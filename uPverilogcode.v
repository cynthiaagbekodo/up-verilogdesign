==> flow/design.v <==
module assign4 (
	input CK, 	
	input RESET, 		
	output reg DONE, 
	output reg [4:0] OUTADDR, 
	output reg [31:0] OUTDATA, 
	output reg OUTVALID	
	);
	reg [31:0] PC;				 
	reg [31:0] ROM[26:0];	 
	reg [31:0] R[31:0];		 
	reg [31:0] M[31:0];		 
	wire [31:0] instruction = ROM[PC[6:2]];
	wire [5:0] opcode = instruction[31:26];
	wire [4:0] rs = instruction[25:21];
	wire [4:0] rt = instruction[20:16];
	wire [4:0] rd = instruction[15:11];
	wire [4:0] shamt = instruction[10:6];
	wire [5:0] funct = instruction[5:0];
   wire [31:0] im = {{16{instruction[15]}}, instruction[15:0]}; 
   wire [25:0]	ads = instruction[25:0];	 
	wire [6:0] temp = R[rs] + im;
	integer a;
	initial
	begin
		DONE 		<=0;
		ROM[0]	<=32'b00100100000010110000000000000100; 
		ROM[1]	<=32'b00100100000010100000000000000000; 
		ROM[2]	<=32'b00100100000010010000000000000001; 
		ROM[3]	<=32'b00100100000010000000000000000000; 
		ROM[4]	<=32'b00100100000011000010000000000000; 
		ROM[5]	<=32'b10101101100010100000000000000000; 
		ROM[6]	<=32'b00000001010010010101000000100001; 
		ROM[7]	<=32'b00100101100011000000000000000100; 
		ROM[8]	<=32'b00101101010000010000000000010000; 
		ROM[9]	<=32'b00010100001000001111111111111011; 
		ROM[10]	<=32'b00100101100011000000000000001000;
		ROM[11]	<=32'b00000001010010010101000000100011;
		ROM[12]	<=32'b10101101100010101111111111111000;
		ROM[13]	<=32'b00000001100010110110000000100001;
		ROM[14]	<=32'b00010001010000000000000000000001;
		ROM[15]	<=32'b00001000000000000000000000001011;
		ROM[16]	<=32'b00100100000011000001111111111000;
		ROM[17]	<=32'b00100100000010110000000000100000;
		ROM[18]	<=32'b10001101100011010000000000001000;
		ROM[19]	<=32'b00100101101011011000000000000000;
		ROM[20]	<=32'b10101101100011010000000000001000;
		ROM[21]	<=32'b00000001010010010101000000100001;
		ROM[22]	<=32'b00100101100011000000000000000100;
		ROM[23]	<=32'b00000001010010110000100000101011;
		ROM[24]	<=32'b00010100001000001111111111111001;
		ROM[25]	<=32'b00100100000000100000000000001010;
		ROM[26]	<=32'b00000000000000000000000000001100;
	end
	always @(posedge CK)
	begin	
		OUTVALID <= 0;
		if (RESET == 1)
		begin
			PC = 0;
			for (a = 0; a < 32; a = a+1) 
			begin
				R[a] <= 32'b00000000000000000000000000000000;
				M[a] <= 32'b00000000000000000000000000000000;
			end 
		end
		if (RESET != 1)
		begin			
			PC = PC + 4;
			case (opcode)
				6'b000000: 	
				begin		
				case (funct)
					6'b100001:							 
						R[rd] <= R[rs] + R[rt];
					6'b101011:							 
						R[rd] <= (R[rs] < R[rt])? 1:0; 
					6'b100011:							 
						R[rd] <= R[rs] - R[rt];
					6'b001100: 							 
						DONE <= 1;
				endcase
				end
				6'b001001:							 
					R[rt] <= R[rs] + im;
				6'b000100:							 
					if(R[rs]==R[rt]) 
						PC = PC + {im, 2'b00};
				6'b000101:							 
					if(R[rs]!=R[rt])
						PC = PC + {im, 2'b00};
				6'b100011:							 
					R[rt] <= M[temp[6:2]];
				6'b101011:							 
				begin
					M[temp[6:2]] <= R[rt];
					OUTADDR <= temp[6:2];
					OUTDATA <= R[rt];
					OUTVALID <= 1;
				end
				6'b001011:							 
					R[rt] <= (R[rs] < im)? 1:0;
				6'b000010:							 
					PC <= {ads, 2'b00};	
			endcase
		end
	end
endmodule
==> Reports on assign4 <==
What the tools print for assign4, step after step.
Line numbers count from 1 in the design file above.
Operators: Yosys type, input widths -> output width; for muxes data width and select width s.
Library cell names are shortened.
{ "inputs": {"top": "assign4", "clk_port": "CK", "library": "sky130hd", "lib_corner": "tt_025C_1v80"} }

==> Elaborated design <==
Counts by Yosys on the flattened word-level netlist (proc, flatten, opt, wreduce; memories kept). Print and check cells are left out. Cells with the same type and inputs are merged into one.
Memory sizes are those after Yosys's memory passes, which may raise the word count (mostly to a power of two), join words into wider ones and drop unused or constant bits.
{ "bits": {"n_memories": 3, "wordCells": 88, "in_bits": 2, "rom_bits": 783, "output_inout_bits": 39, "mem_bits_rw": 2048, "reg_bits": 71} }
{ "op_classes": {"mux": 51, "compare": 2, "n_addsub": 5, "reduce_logical": 4, "n_logic": 5, "equal": 13} }
{ "mem_list": {"columns": ["name", "size", "width", "line", "rtl"], "rows": [
  ["M", 32, 32, 12, "reg [31:0] M[31:0];"],
  ["R", 32, 32, 11, "reg [31:0] R[31:0];"],
  ["ROM", 27, 29, 10, "reg [31:0] ROM[26:0];"]
]} }
{ "ops": {"columns": ["cell", "n"], "rows": [
  ["$mux 32", 26],
  ["$add 32x32->32", 3],
  ["$pmux 32 s3", 1],
  ["$lt 32x32->1", 2],
  ["$add 32x3->32 const B", 1],
  ["$sub 32x32->32", 1],
  ["$eq 32x32->1", 1],
  ["$ne 32x32->1", 1],
  ["$reduce_or 32->1", 1],
  ["$eq 6x6->1 const B", 5],
  ["$mux 1", 21],
  ["$eq 6x4->1 const B", 3],
  ["$mux 5", 3],
  ["$eq 6x3->1 const B", 2],
  ["$eq 6x2->1 const B", 1],
  ["$logic_not 6->1", 1],
  ["$or 1x1->1", 4],
  ["$reduce_and 3->1", 1],
  ["$reduce_and 2->1", 1],
  ["$not 1->1", 1]
]} }

==> Depth <==
Longest topological path by Yosys (ltp), each cell counted once; first at word level (registers and memories cut), then after technology mapping (sequential cells cut; the memories' decode and read muxes count).
{ "logic_depth": {"ltp_word": 8, "abc_area": 0, "ltp_mapped": 24, "mapped_depth_nobuf": 19} }

==> Netlist <==
Yosys stat after the flow's synthesis: flattened, memories mapped to cells. It holds for the ABC_AREA given above (unset counts as 0); a run with the other value may have another netlist.
{ "synth_totals": {"stdcells": 5969, "buf_cells": 521, "ff_cells": 1605, "area_um2": 80598.6, "sequential_area_um2": 47885.9} }
{ "types": {"columns": ["type", "n"], "rows": [
  ["edfxtp_1", 1574],
  ["mux4_2", 525],
  ["nor2_1", 1430],
  ["ha_1", 153],
  ["clkbuf_1", 360],
  ["a21oi_1", 267],
  ["nand2_1", 256],
  ["mux2i_1", 71],
  ["mux2_2", 60],
  ["nor2b_1", 101],
  ["dfxtp_1", 31],
  ["mux4_1", 18],
  ["inv_1", 125],
  ["o21ai_0", 80],
  ["nor3_1", 78],
  ["xnor2_1", 43],
  ["o22ai_1", 60],
  ["buf_2", 71]
]} }
Not listed: further types 83, cells in them 666.

==> Worst setup path after synthesis <==
Source: OpenSTA report_checks on the synthesized netlist (no wires, ideal clock, input and output delay 20% of the period each), path of least setup slack; recovery checks are left aside. Register names are those of the netlist, which keeps one name where synthesis merged equal registers.
{ "synth_timing": {"path_type": "reg-to-reg", "start": "register (name not given)", "end": "memory M[10][0]", "t_arrival_ns": 5.859, "clock_period_ns": 9.99, "path_delay_ns": 6.248, "setup_slack_ns": 3.742, "setup_ns": 0.389, "required_time_ns": 9.601, "path_buffers": 7, "launch_ns": 0.000, "stages": 16, "period_less_setup_slack_ns": 6.248} }
"path_delay_ns" is the arrival time less input delay plus setup time.
"stages" counts driving pins, that of a launching flip-flop among them; a cell with two outputs on the path counts twice.
"period_less_setup_slack_ns" = period - worst setup slack (recovery checks aside). The figure is calculated, with input and output delays left at 20% of the set period.
Between the ends stands the longest chain of elaborated cells between them, by number of cells; it is not shown to be the way that was timed. Of several equally long chains one is given.
Each line given opens the expression or statement behind the cell; cells for indexed reads and writes are added by Yosys, which also makes memories of some case tables.
The chain passes a memory read, where the word-level depth is cut; so it can be longer than that depth.
{ "synth_between": {"cell_sequence": "dfxtp_1 -> clkbuf_1 -> buf_1 -> mux4_2 -> mux4_2 -> fa_1 -> xor2_2 -> inv_4 -> buf_6 -> buf_4 -> buf_4 -> buf_2 -> nor3_1 -> nand2_1 -> clkbuf_1 -> nand2_1", "elab_chain_len": 4} }
{ "synth_rtl": {"columns": ["item", "line", "rtl"], "rows": [
  ["$mem_v2 32x32", 11, "reg [31:0] R[31:0];"],
  ["$add 32x32->32", 22, "wire [6:0] temp = R[rs] + im;"],
  ["$mux 5", 70, "case (opcode)"],
  ["$mux 5", 67, "if (RESET != 1)"],
  ["end, declared", 12, "reg [31:0] M[31:0];"]
]} }

==> Timing after layout <==
Path of least setup slack in the final report of record 1 (OpenROAD, finished layout, wires in). Where an end is a register, its clock arrival counts in the times.
{ "layout_timing": {"path_type": "reg-to-reg", "start": "register (name not given)", "end": "memory R[6][31]", "stages": 20, "setup_slack_ns": -1.52, "launch_ns": 0.78, "t_arrival_ns": 5.92, "setup_ns": 0.26, "required_time_ns": 4.40, "clock_period_ns": 3.9, "path_buffers": 6} }
{ "layout_between": {"cell_sequence": "dfxtp_4 -> buf_12 -> mux4_2 -> mux4_2 -> ha_2 -> or2_4 -> o21a_4 -> xnor2_4 -> bufinv_16 -> buf_16 -> buf_4 -> buf_6 -> mux4_2 -> nand2_1 -> nand4_1 -> o2111a_2 -> a211oi_4 -> buf_4 -> clkbuf_16 -> a21oi_1"} }
{ "layout_rtl": {"columns": ["item", "line", "rtl"], "rows": [
  ["end, declared", 11, "reg [31:0] R[31:0];"]
]} }
Chain of elaborated cells between the ends: none given.

Hand-over note for assign4

Measured results for assign4: 2 stored runs of the Yosys and OpenROAD flow on sky130hd. The settings differ; the order carries no meaning. The constraints put input and output delay at 20% of the set period each and load the outputs with 0.01 pF.
By "achieved clock period (ns)" is meant the clock period of the run minus its worst setup slack. This is arithmetic on one report: input and output delays are still those of the set period (20% each).
By "worst setup path time (ns)" is meant the share of the clock period that the worst setup path is allowed (20% is reserved at inputs, 20% at outputs), minus its slack. Clock arrival times at its registers enter into it.
By "finish__power__total" is meant OpenSTA's value without simulated activity: inputs other than the clock are taken to toggle once in ten clock periods, and the tool carries that through the logic.

settings of record 1
{
  "period_ns": 3.9,
  "CORE_UTILIZATION": 56,
  "PLACE_DENSITY_LB_ADDON": 0.23,
  "CORE_ASPECT_RATIO": 1.95,
  "CORE_MARGIN": 6,
  "CAP_MARGIN": 0,
  "MAX_ROUTING_LAYER": "met5",
  "SLEW_MARGIN": 20
}
report of record 1
yosys chip area after synthesis (um^2): 80598.6
finish__design__die__area: 153687.0
finish__design__instance__area__stdcell: 99954.6
finish__design__instance__utilization: 0.7028
finish__timing__setup__ws: -1.522
finish__timing__setup__tns: -2256.860
finish__timing__hold__ws: 0.845
finish__power__total: 4.246e-02
achieved clock period (ns): 5.422
worst setup path time (ns): 5.42
worst setup path kind: reg-to-reg

settings of record 2
{
  "period_ns": 4.65,
  "CAP_MARGIN": 20,
  "CORE_MARGIN": 2,
  "CORE_UTILIZATION": 40,
  "SLEW_MARGIN": 20
}
report of record 2
yosys chip area after synthesis (um^2): 80598.6
finish__design__die__area: 205105.0
finish__design__instance__area__stdcell: 103219.0
finish__design__instance__utilization: 0.5159
finish__timing__setup__ws: -0.840
finish__timing__setup__tns: -630.081
finish__timing__hold__ws: 0.942
finish__power__total: 3.729e-02
achieved clock period (ns): 5.490
worst setup path time (ns): 5.49
worst setup path kind: reg-to-reg

End of note.
